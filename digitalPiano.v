==> flow/design.v <==
`timescale 1ns / 1ps
module decodeNotes (input [15:0] sw,     
                    output reg [17:0] freqVal,   
                    output reg [6:0] letter,     
                    output reg [6:0] number);    
    always @(sw) begin
        casez (sw)
            16'b???????????????1: begin
                                    freqVal = 18'd47778;   
                                    letter = 7'b0110001;  
                                    number = 7'b0100000;  
                                 end
            16'b??????????????10: begin
                                    freqVal = 18'd50619;   
                                    letter = 7'b1100000;  
                                    number = 7'b0100100;  
                                 end
            16'b?????????????100: begin
                                    freqVal = 18'd56818;   
                                    letter = 7'b0001000;  
                                    number = 7'b0100100;  
                                 end
            16'b????????????1000: begin
                                    freqVal = 18'd63776;   
                                    letter = 7'b0000100;  
                                    number = 7'b0100100;  
                                 end
            16'b???????????10000: begin
                                    freqVal = 18'd71633;   
                                    letter = 7'b0111000;  
                                    number = 7'b0100100;  
                                 end
            16'b??????????100000: begin
                                    freqVal = 18'd75843;   
                                    letter = 7'b0110000;  
                                    number = 7'b0100100;  
                                 end
            16'b?????????1000000: begin
                                    freqVal = 18'd85131;   
                                    letter = 7'b1000010;  
                                    number = 7'b0100100;  
                                 end
            16'b????????10000000: begin
                                    freqVal = 18'd95556;   
                                    letter = 7'b0110001;  
                                    number = 7'b0100100;  
                                 end
            16'b???????100000000: begin
                                    freqVal = 18'd101239;  
                                    letter = 7'b1100000;  
                                    number = 7'b1001100;  
                                 end
            16'b??????1000000000: begin
                                    freqVal = 18'd113636;  
                                    letter = 7'b0001000;  
                                    number = 7'b1001100;  
                                 end
            16'b?????10000000000: begin
                                    freqVal = 18'd127552;  
                                    letter = 7'b0000100;  
                                    number = 7'b1001100;  
                                 end
            16'b????100000000000: begin
                                    freqVal = 18'd143173;  
                                    letter = 7'b0111000;  
                                    number = 7'b1001100;  
                                 end
            16'b???1000000000000: begin
                                    freqVal = 18'd151686;  
                                    letter = 7'b0110000;  
                                    number = 7'b1001100;  
                                 end
            16'b??10000000000000: begin
                                    freqVal = 18'd170262;  
                                    letter = 7'b1000010;  
                                    number = 7'b1001100;  
                                 end
            16'b?100000000000000: begin
                                    freqVal = 18'd191113;  
                                    letter = 7'b0110001;  
                                    number = 7'b1001100;  
                                 end
            16'b1000000000000000: begin
                                    freqVal = 18'd202429;  
                                    letter = 7'b1100000;  
                                    number = 7'b0000110;  
                                 end
            default: begin
                        freqVal = 1'd0;      
                        letter = 7'b1111111;  
                        number = 7'b1111111;  
                     end
        endcase
    end
endmodule
`timescale 1ns / 1ps
module digitDisplay(input CLK,   
                    input [6:0] letter,      
                    input [6:0] number,      
                    output reg [3:0] select,     
                    output reg [6:0] segments);  
    reg digitIndex = 0;
    reg [19:0] msCounter = 0;
    always @(posedge CLK) begin
        if (msCounter == 499999) begin
            if (digitIndex == 0) begin
                digitIndex <= 1;
            end
            else begin
                digitIndex <= 0;
            end
            msCounter <= 0;
        end
        else begin
            msCounter <= msCounter + 1;
        end
        case(digitIndex)
            1'b0: begin
                    select <= 4'b1110;
                    segments <= number;
                  end
            1'b1: begin
                    select <= 4'b1101;
                    segments <= letter;
                  end
        endcase
    end
endmodule
`timescale 1ns / 1ps
module digitalPiano (input CLK,              
                     input [15:0] sw,        
                     output audioOut,          
                     output [3:0] select,        
                     output [6:0] segments);     
    wire [17:0] freqVal;     
    wire [6:0] letter;       
    wire [6:0] number;       
    decodeNotes DUT1 (.sw(sw),               
                      .freqVal(freqVal),
                      .letter(letter),
                      .number(number));
    generatePWM DUT2 (.CLK(CLK),             
                      .sw(sw),
                      .freqVal(freqVal),
                      .audioOut(audioOut));
    digitDisplay DUT3 (.CLK(CLK),            
                       .letter(letter),
                       .number(number),
                       .select(select),
                       .segments(segments));
endmodule
`timescale 1ns / 1ps
module generatePWM (input CLK,           
                    input [15:0] sw,
                    input [17:0] freqVal,    
                    output audioOut);      
    reg [18:0] freqCounter = 0;        
    reg audioOut2 = 0;          
    always @(posedge CLK) begin
        if (sw != 16'd0) begin
            freqCounter <= freqCounter + 1;
            if (freqCounter >= freqVal) begin
                freqCounter <= 0;
                audioOut2 <= ~audioOut2;     
            end
        end
        else begin
            freqCounter <= 0;
            audioOut2 <= 0;
        end
    end
    assign audioOut = audioOut2;  
endmodule
### From RTL to reports: digitalPiano

What the tools print for digitalPiano, step after step.
Lines are those of the file above, counted from 1.
Cell names lack the library's common part.
Not given: -

* top module: digitalPiano
* clock input: CLK
* library: sky130hd
* corner: tt_025C_1v80

### After elaboration

Counts by Yosys on the flattened word-level netlist (proc, flatten, opt, wreduce; memories kept). Register bits leave out memories and registers merged into their read ports (data or address); mux counts leave out enables and synchronous resets folded into registers. Print and check cells are left out. Cells with the same type and inputs are merged into one.

* bits in registers: 52
* bits of input ports: 17
* output and inout bits: 12
* word-level cells: 45

* add/sub/neg operators: 2
* $lt $le $gt $ge: 1
* eq/ne operators: 16
* mux-type cells: 6
* bitwise operators: 3
* reduce/logical cells: 11

Operators with widths (count)
* 18-bit case mux with 16-bit select: 1
* 7-bit case mux with 7-bit select: 1
* 7-bit case mux with 4-bit select: 1
* 20-bit by 1-bit adder with 20-bit output (second input constant): 1
* 20-bit by 19-bit equality test with 1-bit output (second input constant): 1
* 19-bit by 1-bit adder with 19-bit output (second input constant): 1
* 19-bit by 18-bit >= comparator with 1-bit output: 1
* 16-bit equality test (second input constant): 1
* 16-bit nonzero test: 1
* 15-bit equality test (second input constant): 1
* 14-bit equality test (second input constant): 1
* 7-bit OR reduction: 2
* 7-bit case mux with 2-bit select: 1
* 13-bit equality test (second input constant): 1
* 12-bit equality test (second input constant): 1
* 2-bit OR reduction: 6
* 11-bit equality test (second input constant): 1
* 10-bit equality test (second input constant): 1
* 9-bit equality test (second input constant): 1
* 8-bit equality test (second input constant): 1
* 4-bit case mux with 2-bit select: 1
* 7-bit equality test (second input constant): 1
* 3-bit OR reduction: 2
* 6-bit equality test (second input constant): 1
* 5-bit equality test (second input constant): 1
* 4-bit equality test (second input constant): 1
* 1-bit inverter: 3
* 3-bit equality test (second input constant): 1

Not listed: further kinds 2, cells in them 2.

### Depth

Yosys ltp: most cells in a row. Word level: on the elaborated netlist, between registers, memories and ports. Mapped: between sequential cells and ports; inverters and the memories' decode and read muxes count.

* depth after elaboration: 4
* ABC_AREA: 0
* gate-level depth with buffers: 14
* depth with buffers taken out: 11

### Synthesis result

Yosys stat after the flow's synthesis: flattened, memories mapped to cells. It holds for the ABC_AREA given above (unset counts as 0); a run with the other value may have another netlist.

* standard cells after synthesis: 364
* synthesis area: 3045.4 um^2
* area of sequential cells: 1011.0 um^2
* flip-flops: 50
* buffer cells: 19

Cells by type
* dfxtp_1: count 49, total area 980.941 um^2
* ha_1: count 20, total area 250.24 um^2
* nor3_1: count 33, total area 165.158 um^2
* xor2_1: count 17, total area 148.893 um^2
* nor2_1: count 35, total area 131.376 um^2
* xnor2_1: count 14, total area 122.618 um^2
* nand3_1: count 23, total area 115.11 um^2
* a21oi_1: count 22, total area 110.106 um^2
* nand2_1: count 21, total area 78.826 um^2
* nor4_4: count 3, total area 63.811 um^2
* o21ai_0: count 11, total area 55.053 um^2
* and4_1: count 5, total area 43.792 um^2
* nand4_1: count 7, total area 43.792 um^2
* nor2b_1: count 6, total area 37.536 um^2
* nor4b_1: count 4, total area 35.034 um^2
* and2_1: count 5, total area 31.28 um^2
* and3_1: count 5, total area 31.28 um^2
* nor4_1: count 5, total area 31.28 um^2

Not listed: further types 38, cells in them 79.
By module: a second synthesis without flattening, with its own total; a netlist apart from the flattened one above.

* cell total of the unflattened synthesis: 410
* area total of the unflattened synthesis: 3422.0 um^2

Each row is one instance without its submodules.

By module
* generatePWM: times used 1, cells 164, area 1441.4 um^2, sequential area 400.4 um^2
* digitDisplay: times used 1, cells 118, area 1202.4 um^2, sequential area 610.6 um^2
* decodeNotes: times used 1, cells 128, area 778.2 um^2, sequential area 0.0 um^2
* digitalPiano: times used 1, cells 0, area 0.0 um^2, sequential area 0.0 um^2

### Worst setup path after synthesis

OpenSTA on the mapped netlist: ideal clock, no wires. The path of least setup slack (recovery checks aside). Input and output delay are each 20% of the period. Register names are those of the netlist, which keeps one name where synthesis merged equal registers.

* kind: input to register
* from: input port sw[0]
* to: register DUT2.audioOut2
* clock period: 6.75 ns
* external input delay: 1.350 ns
* library setup time: 0.121 ns
* time at the first pin: 1.350 ns
* arrival time: 4.104 ns
* required time: 6.629 ns
* slack: 2.525 ns
* path delay: 2.875 ns
* stages: 14
* buffers on the path: 4
* synthesis period reached: 4.225 ns

"path delay" = arrival - input delay + setup time.
"stages": output pins that drive a net of the path, with the launching flip-flop's if there is one; two outputs of one cell count as two.
"synthesis period reached" is the clock period less the worst setup slack; recovery checks do not enter. This is arithmetic on one report: input and output delays are still those of the set period (20% each).
Between the ends stands the longest chain of elaborated cells between them, by number of cells; it is not shown to be the way that was timed. Of several equally long chains one is given.
Each line given opens the expression or statement behind the cell; cells for indexed reads and writes are added by Yosys, which also makes memories of some case tables.

* cells stage by stage: buf_2 -> nor4_4 -> nand3_1 -> clkbuf_1 -> buf_1 -> o21ai_0 -> nor3_1 -> ha_1 -> nand3_1 -> nor3_1 -> a221oi_1 -> o211ai_1 -> clkbuf_1 -> mux2_2
* cells in the longest elaborated chain: 3
* elaborated cells on any way between the ends: 18
* RTL lines with such cells: 3
* classes of those cells: compare (1); eq/ne (15); mux (1); reduce/logical (1)

Ends and longest elaborated chain, post-synthesis
* start: declaration: RTL line 131 `input [15:0] sw,`
* 16-bit equality test: RTL line 7 `casez (sw)`
* 18-bit case mux with 16-bit select: RTL line 7
* 19-bit by 18-bit >= comparator with 1-bit output: RTL line 162 `if (freqCounter >= freqVal) begin`
* end: assignment: RTL line 164 `audioOut2 <= ~audioOut2;`
* end: assignment: RTL line 169 `audioOut2 <= 0;`
* end: declaration: RTL line 158 `reg audioOut2 = 0;`

### Path in the finished layout

Path of least setup slack in the final report of entry A (OpenROAD, finished layout, wires in). Where an end is a register, its clock arrival counts in the times.

* kind: input to register
* from: input port sw[0]
* to: register DUT2.audioOut2
* clock period: 6.04 ns
* external input delay: 1.21 ns
* library setup time: 0.10 ns
* time at the first pin: 1.21 ns
* arrival time: 4.98 ns
* required time: 6.24 ns
* slack: 1.26 ns
* stages: 14
* buffers on the path: 3

Between the ends stands the longest chain of elaborated cells between them, by number of cells; it is not shown to be the way that was timed. Of several equally long chains one is given.

* cells stage by stage: clkdlybuf4s50_1 -> nor4_4 -> nand3_1 -> buf_4 -> o21ai_1 -> a31oi_1 -> and3_1 -> ha_1 -> nand3_1 -> nor3_1 -> a221oi_1 -> o211ai_1 -> buf_4 -> mux2_2
* cells in the longest elaborated chain: 3
* elaborated cells on any way between the ends: 18
* RTL lines with such cells: 3
* classes of those cells: compare (1); eq/ne (15); mux (1); reduce/logical (1)

Ends and longest elaborated chain, after layout
* start: declaration: RTL line 131 `input [15:0] sw,`
* 16-bit equality test: RTL line 7 `casez (sw)`
* 18-bit case mux with 16-bit select: RTL line 7
* 19-bit by 18-bit >= comparator with 1-bit output: RTL line 162 `if (freqCounter >= freqVal) begin`
* end: assignment: RTL line 164 `audioOut2 <= ~audioOut2;`
* end: assignment: RTL line 169 `audioOut2 <= 0;`
* end: declaration: RTL line 158 `reg audioOut2 = 0;`

Stored flow runs of digitalPiano (2 of them; Yosys, OpenROAD, sky130hd). They differ in their settings and are not a sequence. Constraints: input delay and output delay 20% of the set period each, output load 0.01 pF.

### Entry A

Settings: `period_ns=6.04`, `CORE_UTILIZATION=60`, `SETUP_SLACK_MARGIN=0.03`, `CORE_ASPECT_RATIO=1.12`, `GPL_ROUTABILITY_DRIVEN=1`, `CTS_CLUSTER_SIZE=68`, `CAP_MARGIN=35`, `MIN_ROUTING_LAYER=met1`, `CORE_MARGIN=2`, `SLEW_MARGIN=20`

- Synthesis area: 3045.4 um^2
- Final worst hold slack: 0.462 ns
- Worst setup slack after layout: 1.255 ns
- Area of the die: 5662.4 um^2
- Sum of negative setup slack: 0.000 ns
- Standard-cell area after layout: 3409.5 um^2

### Entry B

Settings: `period_ns=5.16`, `CORE_UTILIZATION=34`, `SETUP_SLACK_MARGIN=0.72`, `CORE_ASPECT_RATIO=1.03`, `CORE_MARGIN=8`, `CAP_MARGIN=20`, `SLEW_MARGIN=20`

- Synthesis area: 3045.4 um^2
- Final worst hold slack: 0.464 ns
- Worst setup slack after layout: 1.024 ns
- Area of the die: 12242.0 um^2
- Sum of negative setup slack: 0.000 ns
- Standard-cell area after layout: 3569.7 um^2
